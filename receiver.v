==> flow/design.v <==
module receiver (
    input clk,
    input rstn,
    output wire ready,
    output wire [6:0] data_out,
    output wire parity_ok_n,
    input serial_in
);
    assign parity_ok_n = parity_ok_n_reg;
    assign data_out = receptor;
    assign ready = ready_reg;
    localparam S0 = 2'b00, S1 = 2'b01; 
    reg [1:0] state;
    reg [6:0] receptor;
    reg [2:0] n;
    reg paridade;
    reg parity_ok_n_reg;
    reg ready_reg;
    always @(posedge clk or negedge rstn) begin
        if (!rstn) begin
            receptor[6:0] = 7'b0000000;
            state = S0;
            n = 0;
        end else begin
            case(state) 
                S0: begin
                    if (!serial_in) begin
                        state = S1;
                    end
                end
                S1: begin
                    if (n < 7) begin 
                        receptor[6:0] = (receptor[6:0] >> 1) | (serial_in << 6);
                        n = n + 1;
                    end else begin
                        ready_reg = 1;
                        paridade = ^receptor[6:0];
                        if (paridade == serial_in) begin
                            parity_ok_n_reg = 0;
                        end else begin
                            parity_ok_n_reg = 1;
                        end
                        state = S0;
                    end
                end
                default: state = S0;
            endcase
        end
    end
endmodule
==> Step by step through the tools: receiver <==
Tool output for the design above, in the order of the flow.
Line numbers count from 1 in the design file above.
Operators: Yosys type, input widths -> output width; for muxes data width and select width s.
{ "setup": {"top_module": "receiver", "clock": "clk", "cell_library": "sky130hd", "corner": "tt_025C_1v80"} }

==> Word level <==
Counts by Yosys on the flattened word-level netlist (proc, flatten, opt, wreduce; memories kept). Register bits leave out memories and registers merged into their read ports (data or address). Print and check cells are left out. Cells with the same type and inputs are merged into one.
{ "bits": {"reg_bits": 13, "input_bits": 3, "wordCells": 21, "output_inout_bits": 9} }
{ "op_classes": {"bitwise": 2, "n_mux": 4, "compare": 1, "reduce_logical": 5, "equal": 4, "n_addsub": 1} }
{ "ops": {"columns": ["cell", "count"], "rows": [
  ["$or 6x7->7", 1],
  ["$reduce_xor 7->1", 1],
  ["$ne 2x2->1 const B", 2],
  ["$reduce_and 2->1", 2],
  ["$pmux 2 s2", 1],
  ["$mux 2", 2],
  ["$add 3x1->3 const B", 1],
  ["$lt 3x3->1 const B", 1],
  ["$reduce_and 3->1", 1],
  ["$eq 2x1->1 const B", 1],
  ["$logic_not 2->1", 1],
  ["$eq 1x1->1", 1],
  ["$not 1->1", 1],
  ["$mux 1", 1]
]} }

==> Depth <==
Depth = most cells in a row (Yosys ltp): at word level without a register or memory, in the mapped netlist without a sequential cell, where the memories' decode and read muxes count.
{ "logic_depth": {"ltp_word": 3, "abc_area": 0, "mapped_depth": 3, "ltp_nobuf": 3} }

==> Synthesis result <==
Yosys stat after the flow's synthesis: flattened, memories mapped to cells. It holds for the ABC_AREA given above (unset counts as 0); a run with the other value may have another netlist.
{ "types": {"columns": ["cell", "count", "type_area_um2"], "rows": [
  ["sky130_fd_sc_hd__dfrtp_1", 11, 275.264],
  ["sky130_fd_sc_hd__mux2_2", 6, 67.565],
  ["sky130_fd_sc_hd__xnor2_1", 7, 61.309],
  ["sky130_fd_sc_hd__mux2_1", 3, 33.782],
  ["sky130_fd_sc_hd__edfxtp_1", 1, 30.029],
  ["sky130_fd_sc_hd__dfstp_2", 1, 26.275],
  ["sky130_fd_sc_hd__ha_1", 1, 12.512],
  ["sky130_fd_sc_hd__nand2_4", 1, 11.261],
  ["sky130_fd_sc_hd__nand3_2", 1, 10.01],
  ["sky130_fd_sc_hd__xor2_1", 1, 8.758],
  ["sky130_fd_sc_hd__buf_4", 1, 7.507],
  ["sky130_fd_sc_hd__inv_1", 2, 7.507],
  ["sky130_fd_sc_hd__nand2_1", 2, 7.507],
  ["sky130_fd_sc_hd__nand4_1", 1, 6.256],
  ["sky130_fd_sc_hd__nand3_1", 1, 5.005],
  ["sky130_fd_sc_hd__o21ai_0", 1, 5.005],
  ["sky130_fd_sc_hd__conb_1", 1, 3.754],
  ["sky130_fd_sc_hd__nor2_1", 1, 3.754]
]} }
{ "synth_totals": {"synth_area_um2": 583.1, "seqArea_um2": 331.6, "cells": 43, "ff_cells": 13} }

==> Timing after synthesis <==
OpenSTA on the mapped netlist: ideal clock, no wires. The path of least setup slack (recovery checks aside). Input and output delay are each 20% of the period. Register names are those of the netlist, which keeps one name where synthesis merged equal registers.
{ "synth_path": {"kind": "register to register", "startpoint": "reg receptor[4]", "endpoint": "reg parity_ok_n_reg", "period_ns": 1.25, "stages": 4, "delay_ns": 1.115, "t_arrival_ns": 0.855, "setup_ns": 0.260, "setup_slack_ns": 0.135, "period_less_setup_slack_ns": 1.115} }
"delay_ns" = arrival - input delay + setup time.
"stages" counts driving pins, that of a launching flip-flop among them; a cell with two outputs on the path counts twice.
"period_less_setup_slack_ns" is the clock period less the worst setup slack; recovery checks do not enter. This is arithmetic on one report: input and output delays are still those of the set period (20% each).
The rows between start and end are the longest chain of elaborated cells between them; the timing report does not say that the signal goes this way. Where chains are equally long, one stands for them.
A line is the first line of the expression or statement that the cell stems from. Yosys adds cells for indexed reads and writes and turns some case tables into memories.
{ "synth_between": {"path_cell_list": "sky130_fd_sc_hd__dfrtp_1 > sky130_fd_sc_hd__xor2_1 > sky130_fd_sc_hd__xnor2_1 > sky130_fd_sc_hd__xnor2_1", "elab_chain_len": 3} }
{ "synth_rtl": {"columns": ["item", "line", "source"], "rows": [
  ["start: declaration", 14, "reg [6:0] receptor;"],
  ["start: assignment", 21, "receptor[6:0] = 7'b0000000;"],
  ["start: assignment", 33, "receptor[6:0] = (receptor[6:0] >> 1) | (serial_in << 6);"],
  ["$reduce_xor 7->1", 37, "paridade = ^receptor[6:0];"],
  ["$eq 1x1->1", 38, "if (paridade == serial_in) begin"],
  ["$mux 1", 38, null],
  ["end: assignment", 39, "parity_ok_n_reg = 0;"],
  ["end: assignment", 41, "parity_ok_n_reg = 1;"],
  ["end: declaration", 17, "reg parity_ok_n_reg;"]
]} }

==> Path in the finished layout <==
Path of least setup slack in the final report of job 1 (OpenROAD, finished layout, wires in). Where an end is a register, its clock arrival counts in the times.
{ "layout_path": {"kind": "register to register", "startpoint": "reg receptor[4]", "endpoint": "reg parity_ok_n_reg", "period_ns": 0.971, "setup_ns": 0.24, "t_arrival_ns": 1.22, "stages": 5, "setup_slack_ns": -0.23} }
The rows between start and end are the longest chain of elaborated cells between them; the timing report does not say that the signal goes this way. Where chains are equally long, one stands for them.
{ "layout_between": {"path_cell_list": "sky130_fd_sc_hd__dfrtp_1 > sky130_fd_sc_hd__buf_6 > sky130_fd_sc_hd__xor2_2 > sky130_fd_sc_hd__xnor2_1 > sky130_fd_sc_hd__xnor2_1", "elab_chain_len": 3} }
{ "layout_rtl": {"columns": ["item", "line", "source"], "rows": [
  ["start: declaration", 14, "reg [6:0] receptor;"],
  ["start: assignment", 21, "receptor[6:0] = 7'b0000000;"],
  ["start: assignment", 33, "receptor[6:0] = (receptor[6:0] >> 1) | (serial_in << 6);"],
  ["$reduce_xor 7->1", 37, "paridade = ^receptor[6:0];"],
  ["$eq 1x1->1", 38, "if (paridade == serial_in) begin"],
  ["$mux 1", 38, null],
  ["end: assignment", 39, "parity_ok_n_reg = 0;"],
  ["end: assignment", 41, "parity_ok_n_reg = 1;"],
  ["end: declaration", 17, "reg parity_ok_n_reg;"]
]} }

FLOW RESULTS
============

2 stored runs of receiver in the flow (synthesis by Yosys, layout by OpenROAD, sky130hd cells), in arbitrary order. Constraints: input delay and output delay 20% of the set period each, output load 0.01 pF.
"period reached" means the clock period less the worst setup slack. The figure is calculated, with input and output delays left at 20% of the set period.
"critical setup path time" means the part of the period allowed to the worst setup path (the constraints hold back 20% at inputs and 20% at outputs) less its slack; where the path has registers, the arrival times of their clocks count too.

==> job 1: settings <==
{ "period_ns": 0.971, "CORE_UTILIZATION": 47, "PLACE_DENSITY": 0.67, "CORE_ASPECT_RATIO": 0.86, "CTS_CLUSTER_DIAMETER": 49, "SLEW_MARGIN": 40, "MAX_ROUTING_LAYER": "met4", "CAP_MARGIN": 20, "CORE_MARGIN": 2 }
==> job 1: results <==
critical setup path time: 1.20 ns
class of the worst setup path: register to register
worst setup slack after layout: -0.226 ns
std-cell area (final layout): 988.4 µm²
period reached: 1.197 ns
netlist area reported by Yosys: 583.1 µm²
total die area: 1539.2 µm²

==> job 2: settings <==
{ "period_ns": 0.901, "CORE_UTILIZATION": 35, "PLACE_DENSITY_LB_ADDON": 0.07, "CELL_PAD_IN_SITES_GLOBAL_PLACEMENT": 1, "ABC_AREA": 0, "CTS_CLUSTER_SIZE": 17, "CTS_CLUSTER_DIAMETER": 182, "CAP_MARGIN": 30, "SLEW_MARGIN": 5, "CORE_MARGIN": 2 }
==> job 2: results <==
critical setup path time: 1.19 ns
class of the worst setup path: register to register
worst setup slack after layout: -0.289 ns
std-cell area (final layout): 919.6 µm²
period reached: 1.190 ns
netlist area reported by Yosys: 583.1 µm²
total die area: 2008.4 µm²
