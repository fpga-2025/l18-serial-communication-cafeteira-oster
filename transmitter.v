==> flow/design.v <==
module transmitter (
    input clk,
    input rstn,
    input start,
    input [6:0] data_in,
    output reg serial_out
);
    localparam S0 = 2'b00, S1 = 2'b01;
    reg [1:0] state;
    reg [2:0] n;
    reg paridade; 
    always @(posedge clk or negedge rstn) begin
        if (!rstn) begin
            serial_out <= 1'b1;
            state <= S0;
            n <= 0;
            paridade <= 0;
        end else begin
            case(state)
                S0: begin
                    serial_out <= 1;
                    n <= 0;
                    if (start) begin
                        paridade <= ^data_in;
                        serial_out <= 0;  
                        state <= S1;
                    end
                end
                S1: begin
                    if (n < 7) begin
                        serial_out <= data_in[n];
                        n <= n + 1;
                    end else begin
                        serial_out <= paridade;
                        state <= S0;
                    end
                end
                default: state <= S0;
            endcase
        end
    end
endmodule
# --- Reports on transmitter ---
# The steps from the RTL of transmitter to its reports follow in flow order.
# Line numbers count from 1 in the design file above.
# Operators: Yosys type, input widths -> output width; for muxes data width and select width s.
# Cell names lack the library's common part.
inputs:
  top_module: "transmitter"
  clk_port: "clk"
  library: "sky130hd"
  lib_corner: "tt_025C_1v80"

# --- Elaborated design ---
# Counts by Yosys on the flattened word-level netlist (proc, flatten, opt, wreduce; memories kept). Register bits leave out memories and registers merged into their read ports (data or address). Print and check cells are left out. Cells with the same type and inputs are merged into one.
bits:
  regBits: 7
  input_bits: 10
  output_inout_bits: 1
op_classes:
  n_addsub: 1
  n_cmp: 1
  n_eq: 4
  n_shift: 1
  n_mux: 8
  n_reduce_logical: 6
ops:
  columns: ["cell", "n"]
  rows:
  - ["$shiftx 7x3->1", 1]
  - ["$reduce_xor 7->1", 1]
  - ["$ne 2x2->1 const B", 3]
  - ["$reduce_and 2->1", 3]
  - ["$pmux 3 s2", 1]
  - ["$pmux 2 s2", 1]
  - ["$mux 2", 2]
  - ["$add 3x1->3 const B", 1]
  - ["$lt 3x3->1 const B", 1]
  - ["$mux 3", 1]
  - ["$eq 2x1->1 const B", 1]
  - ["$logic_not 2->1", 1]
  - ["$reduce_bool 2->1", 1]
  - ["$pmux 1 s2", 1]
  - ["$mux 1", 2]

# --- Logic depth ---
# Yosys ltp: most cells in a row. Word level: on the elaborated netlist, between registers, memories and ports. Mapped: between sequential cells and ports; inverters and the memories' decode and read muxes count.
depth:
  ltp_word: 3
  ABC_AREA: 0
  depth_mapped: 4
  depth_no_buf: 4

# --- Synthesis result ---
# Yosys stat after the flow's synthesis: flattened, memories mapped to cells. It holds for the ABC_AREA given above (unset counts as 0); a run with the other value may have another netlist.
# Totals and module areas in this step are rounded.
mapped:
  cells: 42
  yosys_area_um2: 450
  seq_area_um2: 180
  ffs: 7
types:
  columns: ["type", "n", "area_total_um2"]
  rows:
  - ["dfrtp_1", 5, 125.12]
  - ["dfstp_2", 2, 52.55]
  - ["xnor3_1", 2, 45.043]
  - ["mux2i_1", 4, 40.038]
  - ["mux4_2", 1, 22.522]
  - ["a21oi_1", 4, 20.019]
  - ["nand2_1", 5, 18.768]
  - ["a31oi_1", 2, 12.512]
  - ["ha_1", 1, 12.512]
  - ["buf_6", 1, 11.261]
  - ["inv_1", 3, 11.261]
  - ["nand3_1", 2, 10.01]
  - ["a21oi_2", 1, 8.758]
  - ["xnor2_1", 1, 8.758]
  - ["xor2_1", 1, 8.758]
  - ["a211oi_1", 1, 7.507]
  - ["nor2b_1", 1, 6.256]
  - ["o22ai_1", 1, 6.256]
# Other cell types: 4; their cells: 4.

# --- Worst setup path after synthesis ---
# Path of least setup slack by OpenSTA after synthesis, without wires, with an ideal clock, recovery checks aside; 20% of the period is set as input and as output delay. Where synthesis merged equal registers, the netlist keeps one of their names.
synth_path:
  kind: "reg-to-reg"
  startpoint: "register n[0]"
  endpoint: "register serial_out"
  tclk_ns: 1.59
  setup_time_ns: 0.068
  t_first_pin_ns: 0.000
  arrival_ns: 1.208
  path_slack_ns: 0.314
  path_delay_ns: 1.276
  path_stages: 5
  path_buffers: 1
  period_less_setup_slack_ns: 1.276
# "path_delay_ns" = arrival - input delay + setup time.
# "path_stages" counts driving pins, that of a launching flip-flop among them; a cell with two outputs on the path counts twice.
# "period_less_setup_slack_ns" is the clock period less the worst setup slack; recovery checks do not enter. This is arithmetic on one report: input and output delays are still those of the set period (20% each).
# Between the ends stands the longest chain of elaborated cells between them, by number of cells; it is not shown to be the way that was timed. Of several equally long chains one is given.
# A line is the first line of the expression or statement that the cell stems from. Yosys adds cells for indexed reads and writes and turns some case tables into memories.
# At most two assigning lines are given for a register; there are more.
synth_between:
  cell_sequence: "dfrtp_1 -> buf_6 -> mux2i_1 -> mux4_2 -> a21oi_2"
  elab_chain_cells: 3
  cone_cells: 4
  classes_between: "compare: 1; shift: 1; mux: 2"
synth_lines:
  columns: ["item", "line_no", "rtl"]
  rows:
  - ["start, declared", 10, "reg [2:0] n;"]
  - ["start, assigned", 16, "n <= 0;"]
  - ["start, assigned", 32, "n <= n + 1;"]
  - ["$lt 3x3->1", 30, "if (n < 7) begin"]
  - ["$mux 1", 30, null]
  - ["$pmux 1 s2", 19, "case(state)"]
  - ["end, assigned", 31, "serial_out <= data_in[n];"]
  - ["end, assigned", 34, "serial_out <= paridade;"]
  - ["end, declared", 6, "output reg serial_out"]

# --- Worst path after layout ---
# Path of least setup slack in the final report of run 2 (OpenROAD, finished layout, wires in). Where an end is a register, its clock arrival counts in the times.
layout_path:
  kind: "input-to-reg"
  startpoint: "input port data_in[2]"
  endpoint: "register paridade"
  tclk_ns: 1.71
  input_delay_ns: 0.34
  setup_time_ns: 0.07
  t_first_pin_ns: 0.34
  arrival_ns: 1.46
  path_slack_ns: 0.43
  path_stages: 4
  path_buffers: 1
# Between the ends stands the longest chain of elaborated cells between them, by number of cells; it is not shown to be the way that was timed. Of several equally long chains one is given.
layout_between:
  cell_sequence: "dlygate4sd2_1 -> xnor3_1 -> xnor3_1 -> o21ai_1"
  elab_chain_cells: 1
  cone_cells: 1
  classes_between: "reduce/logical: 1"
layout_lines:
  columns: ["item", "line_no", "rtl"]
  rows:
  - ["start, declared", 5, "input [6:0] data_in,"]
  - ["$reduce_xor 7->1", 24, "paridade <= ^data_in;"]
  - ["end, assigned", 17, "paridade <= 0;"]
  - ["end, assigned", 24, null]
  - ["end, declared", 11, "reg paridade;"]

# Module transmitter, platform sky130hd: 2 stored runs of the flow (Yosys, OpenROAD) with differing settings, in no particular order. Input and output delays are each 20% of the period that was set; the output load is 0.01 pF.
# "achievedPeriod_ns": clock period set for the run, less the worst setup slack. It is reckoned from that one timing run; input and output delays stay at 20% of the period that was set.
# By "worstPathTime_ns" is meant the share of the clock period that the worst setup path is allowed (20% is reserved at inputs, 20% at outputs), minus its slack. Clock arrival times at its registers enter into it.
# "design_power_mw" rests on the timing tool's default activity at the inputs, not on a simulated workload.
# The results are shown rounded.
runs:
  - name: "run 1"
    settings:
      period_ns: 1.11
      CORE_UTILIZATION: 38
      PLACE_DENSITY_LB_ADDON: 0.28
      CELL_PAD_IN_SITES_DETAIL_PLACEMENT: 2
      ABC_AREA: 1
      GPL_ROUTABILITY_DRIVEN: 1
      MAX_ROUTING_LAYER: "met4"
      CAP_MARGIN: 20
      CORE_MARGIN: 2
      SLEW_MARGIN: 20
    outcome: "unfinished; error DPL-0033 in placement"
  - name: "run 2"
    settings:
      period_ns: 1.71
      CORE_UTILIZATION: 32
      SETUP_SLACK_MARGIN: 0.44
      PLACE_DENSITY_LB_ADDON: 0.08
      CORE_MARGIN: 4
      TNS_END_PERCENT: 45
      ABC_AREA: 0
      CTS_CLUSTER_DIAMETER: 184
      CAP_MARGIN: 0
      MIN_ROUTING_LAYER: "met1"
      SLEW_MARGIN: 20
    results:
      finalUtil_pct: 46
      worstPathTime_ns: 0.94
      worst_setup_path_type: "input-to-reg"
      yosys.chip_area_um2: 450
      fin_ws_ns: 0.43
      design_power_mw: 0.86
      achievedPeriod_ns: 1.285
      total_die_area_um2: 2100
